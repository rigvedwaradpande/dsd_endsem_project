==> flow/design.v <==
module three_layer_decryption(
    input [7:0] encrypted_data,
    input wire clk,
    input wire rst_n,
    output wire [7:0] decrypted_data
);
reg [7:0] inverted_bits;
reg [7:0] grey_code;
reg [7:0] circular_shifted;
always @(posedge clk or negedge rst_n) begin
    if (~rst_n) begin
        inverted_bits <= 8'b00000000;  
    end else begin
        inverted_bits <= ~encrypted_data;
    end
end
always @(posedge clk or negedge rst_n) begin
    if (~rst_n) begin
        grey_code <= 8'b00000000;  
    end else begin
        grey_code[0] <= inverted_bits[0];
        grey_code[1] <= inverted_bits[1] ^ grey_code[0];
        grey_code[2] <= inverted_bits[2] ^ grey_code[1];
        grey_code[3] <= inverted_bits[3] ^ grey_code[2];
        grey_code[4] <= inverted_bits[4] ^ grey_code[3];
        grey_code[5] <= inverted_bits[5] ^ grey_code[4];
        grey_code[6] <= inverted_bits[6] ^ grey_code[5];
        grey_code[7] <= inverted_bits[7] ^ grey_code[6];
    end
end
always @(posedge clk or negedge rst_n) begin
    if (~rst_n) begin
        circular_shifted <= 8'b00000000;  
    end else begin
        circular_shifted <= {grey_code[0], grey_code[7:1]};  
    end
end
assign decrypted_data = circular_shifted;
endmodule
* Reports on three_layer_decryption
What the tools print for three_layer_decryption, step after step.
Line numbers count from 1 in the design file above.
Cell names lack the library's common part.
The mark -- stands for no value.
- Design top :: three_layer_decryption
- Clock :: clk
- Library :: sky130hd
- Timing corner :: tt_025C_1v80

* Elaborated design
Counts by Yosys on the flattened word-level netlist (proc, flatten, opt, wreduce; memories kept). Register bits leave out memories and registers merged into their read ports (data or address); mux counts leave out enables and synchronous resets folded into registers. Print and check cells are left out. Cells with the same type and inputs are merged into one.
- Bits in registers :: 24
- Input port bits :: 10
- Output and inout port bits :: 8
- Elaborated cells :: 11
- Bitwise gates (word level) :: 8
** Operator list (count)
- inverter 8 bit :: 1
- bitwise XOR 1 bit :: 7

* Longest topological paths
Yosys ltp: most cells in a row. Word level: on the elaborated netlist, between registers, memories and ports. Mapped: between sequential cells and ports; inverters and the memories' decode and read muxes count.
- Word-level depth :: 1
- ABC_AREA :: 0
- Depth in mapped cells :: 1
- Depth with buffers taken out :: 1

* Netlist
Yosys stat after the flow's synthesis: flattened, memories mapped to cells. It holds for the ABC_AREA given above (unset counts as 0); a run with the other value may have another netlist.
The area totals of this step are shown rounded.
- Cells in the netlist :: 39
- Mapped area :: 692 um^2
- Mapped flip-flops :: 24
** Cells by type
- dfrtp_1 :: count 24, area in all 600.576 um^2
- xor2_1 :: count 7, area in all 61.309 um^2
- inv_1 :: count 8, area in all 30.029 um^2

* Worst setup path after synthesis
OpenSTA on the mapped netlist: ideal clock, no wires. The path of least setup slack (recovery checks aside). Input and output delay are each 20% of the period. Register names are those of the netlist, which keeps one name where synthesis merged equal registers.
- Path kind :: register -> register
- Start :: reg grey_code[0]
- End :: reg grey_code[1]
- Clock period :: 0.714 ns
- Launch time at the first pin :: 0.000 ns
- Arrival time :: 0.509 ns
- Data required time :: 0.592 ns
- Slack :: 0.084 ns
- Path delay :: 0.631 ns
- Driving pins on the path :: 2
- Synthesis period reached :: 0.63 ns
"path delay" is the arrival time less input delay plus setup time.
"driving pins on the path" counts driving pins, that of a launching flip-flop among them; a cell with two outputs on the path counts twice.
"synthesis period reached" = period - worst setup slack (recovery checks aside). The figure is calculated, with input and output delays left at 20% of the set period.
Between the ends stands the longest chain of elaborated cells between them, by number of cells; it is not shown to be the way that was timed. Of several equally long chains one is given.
A line is the first line of the expression or statement that the cell stems from. Yosys adds cells for indexed reads and writes and turns some case tables into memories.
- Path through :: dfrtp_1 > xor2_1
- Cells in the longest elaborated chain :: 1
- Elaborated cells between the ends (all ways) :: 1
- Source lines of those cells :: 1
- Those cells by class :: 1 x logic
** RTL lines, path after synthesis
- from (decl) :: line 8 : reg [7:0] grey_code;
- from (assign) :: line 19 : grey_code <= 8'b00000000;
- from (assign) :: line 21 : grey_code[0] <= inverted_bits[0];
- bitwise XOR 1 bit :: line 22 : grey_code[1] <= inverted_bits[1] ^ grey_code[0];
- to (assign) :: line 19
- to (assign) :: line 22
- to (decl) :: line 8

* Timing after layout
Path of least setup slack in the final report of run 2 (OpenROAD, finished layout, wires in). Where an end is a register, its clock arrival counts in the times.
- Path kind :: register -> output
- Start :: reg circular_shifted[4]
- End :: out decrypted_data[4]
- Clock period :: 1.08 ns
- Launch time at the first pin :: 0.31 ns
- Arrival time :: 0.86 ns
- Data required time :: 0.86 ns
- Slack :: 0.00 ns
- Driving pins on the path :: 2
- Path through :: dfrtp_1 > buf_2
- Cells in the longest elaborated chain :: 0
- Elaborated cells between the ends (all ways) :: 0
- Source lines of those cells :: 0
** RTL lines, path after layout
- from (decl) :: line 9 : reg [7:0] circular_shifted;
- from (assign) :: line 33 : circular_shifted <= 8'b00000000;
- from (assign) :: line 35 : circular_shifted <= {grey_code[0], grey_code[7:1]};
- to (decl) :: line 5 : output wire [7:0] decrypted_data

FLOW RESULTS
============

Below are 2 stored runs of the flow (Yosys, OpenROAD; platform sky130hd) on three_layer_decryption, each with its settings and what was measured, unordered. Constraints: input delay and output delay 20% of the set period each, output load 0.01 pF.
"achieved clock period" = clock period - worst setup slack. The figure is calculated, with input and output delays left at 20% of the set period.
"critical path time" is the time allowed to the run's worst setup path (the clock period less input and output delay, where it has them) less its slack. Clock arrival times count: a late capture clock shortens it, a late launch clock lengthens it.
Measured values are rounded.

* Run 1
** Files
==> flow/run.sh <==
#!/bin/bash
# the make line also repeats the synthesis and layout settings of config.mk as NAME=value (left out here)
make -C /OpenROAD-flow-scripts/flow DESIGN_CONFIG=/design/flow/config.mk WORK_HOME=/design/flow/orfs CLKGATE_MAP_FILE= finish
==> flow/config.mk <==
export PLATFORM = sky130hd
export DESIGN_NAME = three_layer_decryption
export DESIGN_NICKNAME = three_layer_decryption
export VERILOG_FILES = /design/flow/design.v
export SDC_FILE = /design/flow/constraint.sdc
export NUM_CORES = 4
export LEC_CHECK = 0
export ABC_AREA = 1
export CAP_MARGIN = 20
export CELL_PAD_IN_SITES_DETAIL_PLACEMENT = 2
export CORE_ASPECT_RATIO = 1.31
export CORE_MARGIN = 10
export CORE_UTILIZATION = 64
export CTS_CLUSTER_SIZE = 46
export MAX_ROUTING_LAYER = met5
export MIN_ROUTING_LAYER = met1
export SLEW_MARGIN = 20
export TNS_END_PERCENT = 30
==> flow/constraint.sdc <==
create_clock -name core_clock -period 0.411 [get_ports {clk}]
set_input_delay 0.0822 -clock core_clock [delete_from_list [all_inputs] [get_ports {clk}]]
set_output_delay 0.0822 -clock core_clock [all_outputs]
set_load 0.01 [all_outputs]
** Results
No results, placement failed with DPL-0033.

* Run 2
** Files
==> flow/run.sh <==
#!/bin/bash
# the make line also repeats the synthesis and layout settings of config.mk as NAME=value (left out here)
make -C /OpenROAD-flow-scripts/flow DESIGN_CONFIG=/design/flow/config.mk WORK_HOME=/design/flow/orfs CLKGATE_MAP_FILE= finish
==> flow/config.mk <==
export PLATFORM = sky130hd
export DESIGN_NAME = three_layer_decryption
export DESIGN_NICKNAME = three_layer_decryption
export VERILOG_FILES = /design/flow/design.v
export SDC_FILE = /design/flow/constraint.sdc
export NUM_CORES = 4
export LEC_CHECK = 0
export CAP_MARGIN = 20
export CORE_MARGIN = 2
export CORE_UTILIZATION = 67
export CTS_CLUSTER_DIAMETER = 239
export CTS_CLUSTER_SIZE = 57
export HOLD_SLACK_MARGIN = 0.04
export MAX_ROUTING_LAYER = met4
export MIN_ROUTING_LAYER = met1
export PLACE_DENSITY = 0.87
export SETUP_SLACK_MARGIN = 0.26
export SLEW_MARGIN = 20
==> flow/constraint.sdc <==
create_clock -name core_clock -period 1.08 [get_ports {clk}]
set_input_delay 0.2160 -clock core_clock [delete_from_list [all_inputs] [get_ports {clk}]]
set_output_delay 0.2160 -clock core_clock [all_outputs]
set_load 0.01 [all_outputs]
** Results
- Setup slack of the critical path :: 0.001 ns
- Area of the die :: 1310 um^2
- Mapped cell area after synthesis :: 692 um^2
- Critical path time :: 0.86 ns
- Critical path type :: register -> output
- Utilization after routing :: 0.926
- Standard-cell area after layout :: 880 um^2
- Achieved clock period :: 1.079 ns
