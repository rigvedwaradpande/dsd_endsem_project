==> flow/design.v <==
module three_layer_encryption(
    input [7:0] in_data,
    input wire clk,
    input wire rst_n,
    output reg [7:0] encrypted_data
);
reg [7:0] circular_shifted;
reg [7:0] grey_code;
reg [7:0] inverted_bits;
always @(posedge clk or negedge rst_n) begin
    if (~rst_n) begin
        circular_shifted <= 8'b00000000;  
    end else begin
        circular_shifted <= {in_data[0], in_data[7:1]};  
    end
end
always @(posedge clk or negedge rst_n) begin
    if (~rst_n) begin
        grey_code <= 8'b00000000;  
    end else begin
        grey_code[0] <= circular_shifted[0];
        grey_code[1] <= circular_shifted[1] ^ circular_shifted[0];
        grey_code[2] <= circular_shifted[2] ^ circular_shifted[1];
        grey_code[3] <= circular_shifted[3] ^ circular_shifted[2];
        grey_code[4] <= circular_shifted[4] ^ circular_shifted[3];
        grey_code[5] <= circular_shifted[5] ^ circular_shifted[4];
        grey_code[6] <= circular_shifted[6] ^ circular_shifted[5];
        grey_code[7] <= circular_shifted[7] ^ circular_shifted[6];
    end
end
always @(posedge clk or negedge rst_n) begin
    if (~rst_n) begin
        inverted_bits <= 8'b00000000;  
    end else begin
        inverted_bits <= ~grey_code;
    end
end
always @* begin
    encrypted_data = inverted_bits;
end
endmodule
Step by step through the tools: three_layer_encryption
What the tools print for three_layer_encryption, step after step.
Lines are those of the file above, counted from 1.
Cell names lack the library's common part.
{"block": "design", "design": "three_layer_encryption", "clock": "clk", "library": "sky130hd", "pvt_corner": "tt_025C_1v80"}

After elaboration
Source: Yosys, flattened and elaborated, memories not mapped. Widths are those after wreduce; folded enables and synchronous resets count as part of the registers. Registers that Yosys merges into a memory's read port (data or address) are not register bits. Print and check cells do not count. Equal cells are merged and count once.
{"block": "classes", "n_logic": 8}
{"block": "ops", "op": "NOT 8 bit", "n": 1}
{"block": "ops", "op": "bitwise XOR 1 bit", "n": 7}
{"block": "word_totals", "wordCells": 11, "output_inout_bits": 8, "reg_bits": 24}

Longest topological paths
Longest topological path by Yosys (ltp), each cell counted once; first at word level (registers and memories cut), then after technology mapping (sequential cells cut; the memories' decode and read muxes count).
{"block": "logic_depth", "word_depth": 1, "abc_area": 0, "mapped_depth": 1, "depth_no_buf": 1}

Mapped cells and area
Source: synth_stat.txt of the flow (Yosys; design flattened, memories mapped). It holds for the ABC_AREA given above (unset counts as 0); a run with the other value may have another netlist.
Totals and module areas in this step are rounded.
{"block": "synth_totals", "flip_flops": 24, "seq_area_mm2": 0.000601, "area_mm2": 0.000692, "cell_count": 39}
{"block": "types", "cell_type": "dfrtp_1", "n": 24, "type_area_um2": 600.576}
{"block": "types", "cell_type": "xor2_1", "n": 7, "type_area_um2": 61.309}
{"block": "types", "cell_type": "inv_1", "n": 8, "type_area_um2": 30.029}

Path before layout
OpenSTA on the mapped netlist: ideal clock, no wires. The path of least setup slack (recovery checks aside). Input and output delay are each 20% of the period. Register names are those of the netlist, which keeps one name where synthesis merged equal registers.
{"block": "synth_path", "path_kind": "reg-to-reg", "start": "register circular_shifted[1]", "end": "register grey_code[2]", "path_delay_ns": 0.649, "setup_ns": 0.124, "path_stages": 2, "slack_ns": 0.042, "arrival_time_ns": 0.525, "path_buffers": 0, "period_ns": 0.691, "required_time_ns": 0.567, "period_less_setup_slack_ns": 0.649}
"path_delay_ns" is the arrival time less input delay plus setup time.
"path_stages": output pins that drive a net of the path, with the launching flip-flop's if there is one; two outputs of one cell count as two.
"period_less_setup_slack_ns" is the clock period less the worst setup slack; recovery checks do not enter. This is arithmetic on one report: input and output delays are still those of the set period (20% each).
The rows between start and end are the longest chain of elaborated cells between them; the timing report does not say that the signal goes this way. Where chains are equally long, one stands for them.
A line is the first line of the expression or statement that the cell stems from. Yosys adds cells for indexed reads and writes and turns some case tables into memories.
{"block": "synth_between", "path_cell_list": "dfrtp_1 -> xor2_1", "elab_chain_cells": 1, "cone_cells": 1, "lines_between": 1}
{"block": "synth_lines", "item": "start: declaration", "line": 7, "rtl": "reg [7:0] circular_shifted;"}
{"block": "synth_lines", "item": "start: assignment", "line": 12, "rtl": "circular_shifted <= 8'b00000000;"}
{"block": "synth_lines", "item": "start: assignment", "line": 14, "rtl": "circular_shifted <= {in_data[0], in_data[7:1]};"}
{"block": "synth_lines", "item": "bitwise XOR 1 bit", "line": 23, "rtl": "grey_code[2] <= circular_shifted[2] ^ circular_shifted[1];"}
{"block": "synth_lines", "item": "end: assignment", "line": 19, "rtl": "grey_code <= 8'b00000000;"}
{"block": "synth_lines", "item": "end: assignment", "line": 23}
{"block": "synth_lines", "item": "end: declaration", "line": 8, "rtl": "reg [7:0] grey_code;"}

Path in the finished layout
Path of least setup slack in the final report of stored run 1 (OpenROAD, finished layout, wires in). Where an end is a register, its clock arrival counts in the times.
{"block": "layout_path", "path_kind": "reg-to-output", "start": "register inverted_bits[2]", "end": "output port encrypted_data[2]", "arrival_time_ns": 0.80, "period_ns": 0.825, "slack_ns": -0.14, "path_stages": 2, "path_buffers": 1, "out_delay_ns": 0.17, "required_time_ns": 0.66}
{"block": "layout_between", "path_cell_list": "dfrtp_1 -> buf_2", "elab_chain_cells": 0, "cone_cells": 0, "lines_between": 0}
{"block": "layout_lines", "item": "start: declaration", "line": 9, "rtl": "reg [7:0] inverted_bits;"}
{"block": "layout_lines", "item": "start: assignment", "line": 33, "rtl": "inverted_bits <= 8'b00000000;"}
{"block": "layout_lines", "item": "start: assignment", "line": 35, "rtl": "inverted_bits <= ~grey_code;"}
{"block": "layout_lines", "item": "end: declaration", "line": 5, "rtl": "output reg [7:0] encrypted_data"}

Add stored flow runs of three_layer_encryption

Module three_layer_encryption, platform sky130hd: 2 stored runs of the flow (Yosys, OpenROAD) with differing settings, in no particular order. Input and output delays are each 20% of the period that was set; the output load is 0.01 pF.
"timing.achieved_period_ns" is the run's clock period less its worst setup slack. It is reckoned from that one timing run; input and output delays stay at 20% of the period that was set.
"worst_path_time_ns" means the part of the period allowed to the worst setup path (the constraints hold back 20% at inputs and 20% at outputs) less its slack; where the path has registers, the arrival times of their clocks count too.
"power_mw" is the tool's figure for a default switching activity; nothing was simulated.
The results are shown rounded.

Stored run 1
==> flow/run.sh <==
#!/bin/bash
# the make line also repeats the synthesis and layout settings of config.mk as NAME=value (left out here)
make -C /OpenROAD-flow-scripts/flow DESIGN_CONFIG=/design/flow/config.mk WORK_HOME=/design/flow/orfs CLKGATE_MAP_FILE= finish
==> flow/config.mk <==
export PLATFORM = sky130hd
export DESIGN_NAME = three_layer_encryption
export DESIGN_NICKNAME = three_layer_encryption
export VERILOG_FILES = /design/flow/design.v
export SDC_FILE = /design/flow/constraint.sdc
export NUM_CORES = 4
export LEC_CHECK = 0
export CAP_MARGIN = 20
export CORE_MARGIN = 2
export CORE_UTILIZATION = 40
export SETUP_SLACK_MARGIN = -0.03
export SLEW_MARGIN = 20
==> flow/constraint.sdc <==
create_clock -name core_clock -period 0.825 [get_ports {clk}]
set_input_delay 0.1650 -clock core_clock [delete_from_list [all_inputs] [get_ports {clk}]]
set_output_delay 0.1650 -clock core_clock [all_outputs]
set_load 0.01 [all_outputs]

==> results of stored run 1, as JSON <==
{
  "synth_chip_area_mm2": 0.000692,
  "design.die.area_mm2": 0.00208,
  "final_stdcell_area_mm2": 0.000886,
  "post_route_util_frac": 0.53,
  "ws_setup_ns": -0.143,
  "fin_tns_ns": -1.10,
  "power_mw": 1.92,
  "timing.achieved_period_ns": 0.968,
  "worst_path_time_ns": 0.80,
  "path_kind": "reg-to-output"
}

Stored run 2
==> flow/run.sh <==
#!/bin/bash
# the make line also repeats the synthesis and layout settings of config.mk as NAME=value (left out here)
make -C /OpenROAD-flow-scripts/flow DESIGN_CONFIG=/design/flow/config.mk WORK_HOME=/design/flow/orfs CLKGATE_MAP_FILE= finish
==> flow/config.mk <==
export PLATFORM = sky130hd
export DESIGN_NAME = three_layer_encryption
export DESIGN_NICKNAME = three_layer_encryption
export VERILOG_FILES = /design/flow/design.v
export SDC_FILE = /design/flow/constraint.sdc
export NUM_CORES = 4
export LEC_CHECK = 0
export ABC_AREA = 0
export CAP_MARGIN = 20
export CORE_ASPECT_RATIO = 0.8
export CORE_MARGIN = 2
export CORE_UTILIZATION = 55
export CTS_CLUSTER_SIZE = 42
export GPL_ROUTABILITY_DRIVEN = 0
export GPL_TIMING_DRIVEN = 1
export SETUP_SLACK_MARGIN = -0.03
export SLEW_MARGIN = 20
==> flow/constraint.sdc <==
create_clock -name core_clock -period 0.696 [get_ports {clk}]
set_input_delay 0.1392 -clock core_clock [delete_from_list [all_inputs] [get_ports {clk}]]
set_output_delay 0.1392 -clock core_clock [all_outputs]
set_load 0.01 [all_outputs]

==> results of stored run 2, as JSON <==
{
  "synth_chip_area_mm2": 0.000692,
  "design.die.area_mm2": 0.00156,
  "final_stdcell_area_mm2": 0.000881,
  "post_route_util_frac": 0.753,
  "ws_setup_ns": -0.256,
  "fin_tns_ns": -1.95,
  "power_mw": 2.28,
  "timing.achieved_period_ns": 0.952,
  "worst_path_time_ns": 0.81,
  "path_kind": "reg-to-output"
}
